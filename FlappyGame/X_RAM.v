==> flow/design.v <==
`timescale 1ns / 1ps
module X_RAM_NOREAD(clk,reset,Start, Stop, Ack, out_pipe, Score,
	X_Edge_OO_L,
	X_Edge_O1_L,
	X_Edge_O2_L,
	X_Edge_O3_L,
	X_Edge_O4_L,
	X_Edge_OO_R,
	X_Edge_O1_R,
	X_Edge_O2_R,
	X_Edge_O3_R,
	X_Edge_O4_R,
	Q_Initial,
	Q_Count,
	Q_Stop);
 input clk,reset;
 input Start, Stop, Ack;
 output [9:0] X_Edge_OO_L;
 output [9:0] X_Edge_O1_L;
 output [9:0] X_Edge_O2_L;
 output [9:0] X_Edge_O3_L;
 output [9:0] X_Edge_O4_L;
 output [9:0] X_Edge_OO_R;
 output [9:0] X_Edge_O1_R;
 output [9:0] X_Edge_O2_R;
 output [9:0] X_Edge_O3_R;
 output [9:0] X_Edge_O4_R;
 output	[2:0] out_pipe;
 output	[7:0] Score;
 output 	Q_Initial, Q_Count, Q_Stop;
 reg [9:0] array_X_Left [4:0];  
 reg [9:0] array_X_Right [4:0];  
 reg [2:0] out_pipe;
 reg [7:0] Score;
 reg[2:0] state;
 localparam
			QInitial = 3'b001,
			QCount	= 3'b010,
			QStop = 3'b100,
			UNK		= 3'bXXX;
	assign {Q_Stop, Q_Count,
			Q_Initial } = state;
	parameter X0_init = 0;
	parameter X1_init = 142;
	parameter X2_init = 284;
	parameter X3_init = 426;
	parameter X4_init = 568;
	parameter X0_init_2 = 61;
	parameter X1_init_2 = 203;
	parameter X2_init_2 = 345;
	parameter X3_init_2 = 487;
	parameter X4_init_2 = 629;
	reg [2:0] out_temp_1;
	reg [2:0] out_temp_2;
	reg [2:0] out_temp_3;
	reg [2:0] out_temp_4;
integer i;
 always @ (posedge clk, posedge reset)
	begin  : X_RAM_logic
		if(reset)
		begin
			state <= QInitial;
		end
		else
		begin
			case(state)	 
				QInitial:
				begin
						Score <= 0;
						array_X_Left[0] <= X0_init;
						array_X_Left[1] <= X1_init;
						array_X_Left[2] <= X2_init;
						array_X_Left[3] <= X3_init;
						array_X_Left[4] <= X4_init;
						array_X_Right[0] <= X0_init_2;
						array_X_Right[1] <= X1_init_2;
						array_X_Right[2] <= X2_init_2;
						array_X_Right[3] <= X3_init_2;
						array_X_Right[4] <= X4_init_2;
						out_pipe <= 2;  
						out_temp_1 <= 3;
						out_temp_2 <= 4;
						out_temp_3 <= 0;
						out_temp_4 <= 1;
					if(Start)  
						state <= QCount;
				end	
				QCount:
				begin
					if(Stop)
					begin
						state <= QStop;
					end
						for(i = 0; i < 5; i = i + 1)  
						begin
							array_X_Left[i] <= array_X_Left[i]-10'd1;
							if(array_X_Left[i] == 0)
							begin
								array_X_Left[i] <= 0;
							end
							array_X_Right[i] <= array_X_Right[i]-10'd1;
							if(array_X_Right[i] == 0)
							begin
								array_X_Left[i] <= 10'd640;
								array_X_Right[i] <= 10'd720;
							end
						end
						if(array_X_Right[out_pipe] < 230)  
						begin  
							out_pipe <= out_pipe + 1;
							if(out_pipe == 4)
								out_pipe <= 0;
							out_temp_1 <= out_temp_1 + 1;
							if(out_temp_1 == 4)
								out_temp_1 <= 0;
							out_temp_2 <= out_temp_2 + 1;
							if(out_temp_2 == 4)
								out_temp_2 <= 0;
							out_temp_3 <= out_temp_3 + 1;
							if(out_temp_3 == 4)
								out_temp_3 <= 0;
							out_temp_4 <= out_temp_4 + 1;
							if(out_temp_4 == 4)
								out_temp_4 <= 0;								
							if(~Stop) 
							begin
								if(Score == 8'b1001_1001)
									Score <= 0;
								else if(Score[3:0] == 4'b1001)
								begin
									Score[7:4] <= Score[7:4] + 1;
									Score[3:0] <= 0;
								end
								else
								begin
									Score[7:4] <= Score[7:4];
									Score[3:0] <= Score[3:0] + 1;
								end
							end
						end
				end  
				QStop:
				begin
					if(Ack)
						state <= QInitial;
				end
				default:
					state <= UNK;
			endcase
		end
	end
 assign X_Edge_OO_L = array_X_Left[out_pipe];
 assign X_Edge_O1_L = array_X_Left[out_temp_1];
 assign X_Edge_O2_L = array_X_Left[out_temp_2];
 assign X_Edge_O3_L = array_X_Left[out_temp_3];
 assign X_Edge_O4_L = array_X_Left[out_temp_4];
 assign X_Edge_OO_R = array_X_Right[out_pipe];
 assign X_Edge_O1_R = array_X_Right[out_temp_1];
 assign X_Edge_O2_R = array_X_Right[out_temp_2];
 assign X_Edge_O3_R = array_X_Right[out_temp_3];
 assign X_Edge_O4_R = array_X_Right[out_temp_4];
endmodule
Reports on X_RAM_NOREAD

The steps from the RTL of X_RAM_NOREAD to its reports follow in flow order.
Line numbers count from 1 in the design file above.
Operators carry their Yosys type and port widths (W data, S select, Z words).
Cell names lack the library's common part.
The mark - stands for no value.

Top: X_RAM_NOREAD
Clock: clk
Library: sky130hd
Corner: tt_025C_1v80

After elaboration

Counts by Yosys on the flattened word-level netlist (proc, flatten, opt, wreduce). Print and check cells are left out. Cells with the same type and inputs are merged into one.

Output and inout port bits: 114
Memories kept: 0
Latch bits: 0
Input bits: 5
Bits in writable memories: 0
Bits in read-only memories: 0
Clocked read ports x word width: 0
Register bits: 126
Cells after elaboration: 154

Equality and inequality tests: 31
Reduce/logical cells: 21
Multipliers: 0
Mux-type cells: 65
Divide/modulo/power cells: 0
Bitwise logic cells: 1
Shift-type cells: 0
Add/sub/neg operators: 17
Magnitude comparators: 1

Operators by type and width:

| operator                | count |
| $pmux W10 S5            | 10 |
| $pmux W10 S2            | 10 |
| $mux W10                | 16 |
| $sub A10 B1 Y10 const B | 10 |
| $logic_not A10 Y1       | 10 |
| $mux W3                 | 13 |
| $eq A3 B2 Y1 const B    | 11 |
| $mux W4                 | 8 |
| $pmux W3 S2             | 5 |
| $eq A3 B1 Y1 const B    | 6 |
| $eq A3 B3 Y1 const B    | 6 |
| $pmux W4 S2             | 2 |
| $add A3 B1 Y3 const B   | 5 |
| $logic_not A3 Y1        | 5 |
| $lt A10 B8 Y1 const B   | 1 |
| $ne A2 B2 Y1 const B    | 5 |
| $pmux W3 S3             | 1 |
| $add A4 B1 Y4 const B   | 2 |
| $eq A8 B8 Y1 const B    | 1 |
| $reduce_and A3 Y1       | 2 |
| $reduce_and A5 Y1       | 1 |
| $eq A4 B4 Y1 const B    | 1 |
| $reduce_and A4 Y1       | 1 |
| $ne A3 B3 Y1 const B    | 1 |
| $reduce_and A2 Y1       | 1 |
| $reduce_bool A2 Y1      | 1 |
| $not A1 Y1              | 1 |

Longest topological paths

Depth = most cells in a row (Yosys ltp): at word level without a register or memory, in the mapped netlist without a sequential cell, where the memories' decode and read muxes count.

Depth in word-level cells: 6
ABC_AREA: 0
Gate-level depth with buffers: 12
Mapped depth without buffers: 8

After synthesis

Source: synth_stat.txt of the flow (Yosys; design flattened, memories mapped). It holds for the ABC_AREA given above (unset counts as 0); a run with the other value may have another netlist.
Totals and module areas in this step are rounded.

Cell types:

| cell type | count | total area (sq um) |
| edfxtp_1  | 123   | 3.69E+03 |
| a22oi_1   | 172   | 1.29E+03 |
| nor2_1    | 172   | 645.619 |
| a31oi_1   | 89    | 556.784 |
| ha_1      | 41    | 512.992 |
| clkbuf_1  | 136   | 510.49 |
| xnor2_1   | 44    | 385.37 |
| o21ai_0   | 58    | 290.278 |
| nand2_1   | 58    | 217.709 |
| xor2_1    | 21    | 183.926 |
| inv_1     | 47    | 176.419 |
| nor3_1    | 30    | 150.144 |
| a21oi_1   | 22    | 110.106 |
| a32oi_1   | 11    | 96.342 |
| nand3_1   | 18    | 90.086 |
| nor2b_1   | 13    | 81.328 |
| mux2i_1   | 8     | 80.077 |
| or4_1     | 9     | 67.565 |

Not listed: further types 42, cells in them 123.

Flip-flops: 126
Cells in the netlist: 1195
Mapped area: 10100 sq um
Area of sequential cells: 3770 sq um

Timing after synthesis

OpenSTA on the mapped netlist: ideal clock, no wires. The path of least setup slack (recovery checks aside). Input and output delay are each 20% of the period. Register names are those of the netlist, which keeps one name where synthesis merged equal registers.

Path type: input to register
From: input port reset
To: register out_pipe[0]
Data required time: 14.726 ns
Delay of the path: 8.518 ns
Driving pins on the path: 2
Time at the first pin: 3.020 ns
Clock period: 15.1 ns
Setup slack: 3.563 ns
Arrival: 11.164 ns
Period reached after synthesis: 11.537 ns

"delay of the path" is the arrival time less input delay plus setup time.
"driving pins on the path" counts driving pins, that of a launching flip-flop among them; a cell with two outputs on the path counts twice.
"period reached after synthesis" is the clock period less the worst setup slack; recovery checks do not enter. This is arithmetic on one report: input and output delays are still those of the set period (20% each).
The rows between start and end are the longest chain of elaborated cells between them; the timing report does not say that the signal goes this way. Where chains are equally long, one stands for them.
A line is the first line of the expression or statement that the cell stems from. Yosys adds cells for indexed reads and writes and turns some case tables into memories.
A register here has more assigning lines than the two given.

Cells stage by stage: nor3_1 and3_1
Cells in the longest elaborated chain: 2
Elaborated cells between the ends (all ways): 2
Classes of those cells: 1 x logic; 1 x reduce/logical

RTL lines, path post-synthesis:

| what              | line | RTL |
| from (decl)       | 16   | `input clk,reset;` |
| $not A1 Y1        | -    |  |
| $reduce_and A3 Y1 | -    |  |
| to (assign)       | 80   | `out_pipe <= 2;` |
| to (assign)       | 110  | `out_pipe <= out_pipe + 1;` |
| to (decl)         | 28   | `output [2:0] out_pipe;` |

Timing after layout

From the final timing report of run A: the path of least setup slack in the routed layout; clock arrival at registers is part of the times.

Path type: register to output
From: register out_temp_4[0]
To: output port X_Edge_O4_R[4]
Setup slack: 2.41 ns
Driving pins on the path: 7
Output delay: 1.55 ns
Time at the first pin: 0.44 ns
Clock period: 7.77 ns
Data required time: 6.22 ns
Arrival: 3.81 ns

The rows between start and end are the longest chain of elaborated cells between them; the timing report does not say that the signal goes this way. Where chains are equally long, one stands for them.
A register here has more assigning lines than the two given.

Cells stage by stage: edfxtp_1 ha_1 ha_1 or4_1 buf_4 a31oi_1 clkdlybuf4s50_1
Cells in the longest elaborated chain: 2
Elaborated cells between the ends (all ways): 6
Classes of those cells: 4 x eq/ne; 1 x mux; 1 x reduce/logical

RTL lines, path after layout:

| what          | line | RTL |
| from (decl)   | 56   | `reg [2:0] out_temp_4;` |
| from (assign) | 84   | `out_temp_4 <= 1;` |
| from (assign) | 122  | `out_temp_4 <= out_temp_4 + 1;` |
| $eq A3 B3 Y1  | 161  | `assign X_Edge_O4_R = array_X_Right[out_temp_4];` |
| $pmux W10 S5  | 161  |  |
| to (decl)     | 27   | `output [9:0] X_Edge_O4_R;` |

--- measured runs ---
Top module X_RAM_NOREAD; platform sky130hd; tools Yosys and OpenROAD; 2 stored runs in no particular order. Input and output delays are each 20% of the period that was set; the output load is 0.01 pF.
"clock period achieved" = clock period - worst setup slack. The figure is calculated, with input and output delays left at 20% of the set period.
"overall power": no workload was simulated; the value follows from the tool's default switching activity.
Results are given in rounded form.

## Run A

==> flow/run.sh <==
#!/bin/bash
# the make line also repeats the synthesis and layout settings of config.mk as NAME=value (left out here)
make -C /OpenROAD-flow-scripts/flow DESIGN_CONFIG=/design/flow/config.mk WORK_HOME=/design/flow/orfs CLKGATE_MAP_FILE= finish
==> flow/config.mk <==
export PLATFORM = sky130hd
export DESIGN_NAME = X_RAM_NOREAD
export DESIGN_NICKNAME = X_RAM_NOREAD
export VERILOG_FILES = /design/flow/design.v
export SDC_FILE = /design/flow/constraint.sdc
export NUM_CORES = 4
export LEC_CHECK = 0
export CAP_MARGIN = 20
export CORE_MARGIN = 7
export CORE_UTILIZATION = 19
export CTS_CLUSTER_DIAMETER = 246
export MAX_ROUTING_LAYER = met5
export MIN_ROUTING_LAYER = met1
export PLACE_DENSITY_LB_ADDON = 0.2
export SETUP_SLACK_MARGIN = 2.18
export SLEW_MARGIN = 35
==> flow/constraint.sdc <==
create_clock -name core_clock -period 7.77 [get_ports {clk}]
set_input_delay 1.5540 -clock core_clock [delete_from_list [all_inputs] [get_ports {clk}]]
set_output_delay 1.5540 -clock core_clock [all_outputs]
set_load 0.01 [all_outputs]

| result of run A | value |
|---|---|
| mapped cell area after synthesis | 10100 sq um |
| area inside the die boundary | 59700 sq um |
| standard-cell area after layout | 12400 sq um |
| post-layout utilization | 23.6 % |
| worst slack on setup checks | 2.41 ns |
| worst hold slack in the final report | 0.559 ns |
| overall power | 6.45 mW |
| clock period achieved | 5.361 ns |

## Run B

==> flow/run.sh <==
#!/bin/bash
# the make line also repeats the synthesis and layout settings of config.mk as NAME=value (left out here)
make -C /OpenROAD-flow-scripts/flow DESIGN_CONFIG=/design/flow/config.mk WORK_HOME=/design/flow/orfs CLKGATE_MAP_FILE= finish
==> flow/config.mk <==
export PLATFORM = sky130hd
export DESIGN_NAME = X_RAM_NOREAD
export DESIGN_NICKNAME = X_RAM_NOREAD
export VERILOG_FILES = /design/flow/design.v
export SDC_FILE = /design/flow/constraint.sdc
export NUM_CORES = 4
export LEC_CHECK = 0
export CAP_MARGIN = 0
export CORE_ASPECT_RATIO = 1.29
export CORE_MARGIN = 2
export CORE_UTILIZATION = 22
export CTS_CLUSTER_DIAMETER = 213
export MAX_ROUTING_LAYER = met4
export PLACE_DENSITY_LB_ADDON = 0.15
export SLEW_MARGIN = 30
==> flow/constraint.sdc <==
create_clock -name core_clock -period 8.67 [get_ports {clk}]
set_input_delay 1.7340 -clock core_clock [delete_from_list [all_inputs] [get_ports {clk}]]
set_output_delay 1.7340 -clock core_clock [all_outputs]
set_load 0.01 [all_outputs]

| result of run B | value |
|---|---|
| mapped cell area after synthesis | 10100 sq um |
| area inside the die boundary | 47600 sq um |
| standard-cell area after layout | 12200 sq um |
| post-layout utilization | 26.7 % |
| worst slack on setup checks | 3.11 ns |
| worst hold slack in the final report | 0.549 ns |
| overall power | 5.64 mW |
| clock period achieved | 5.563 ns |
--- end ---
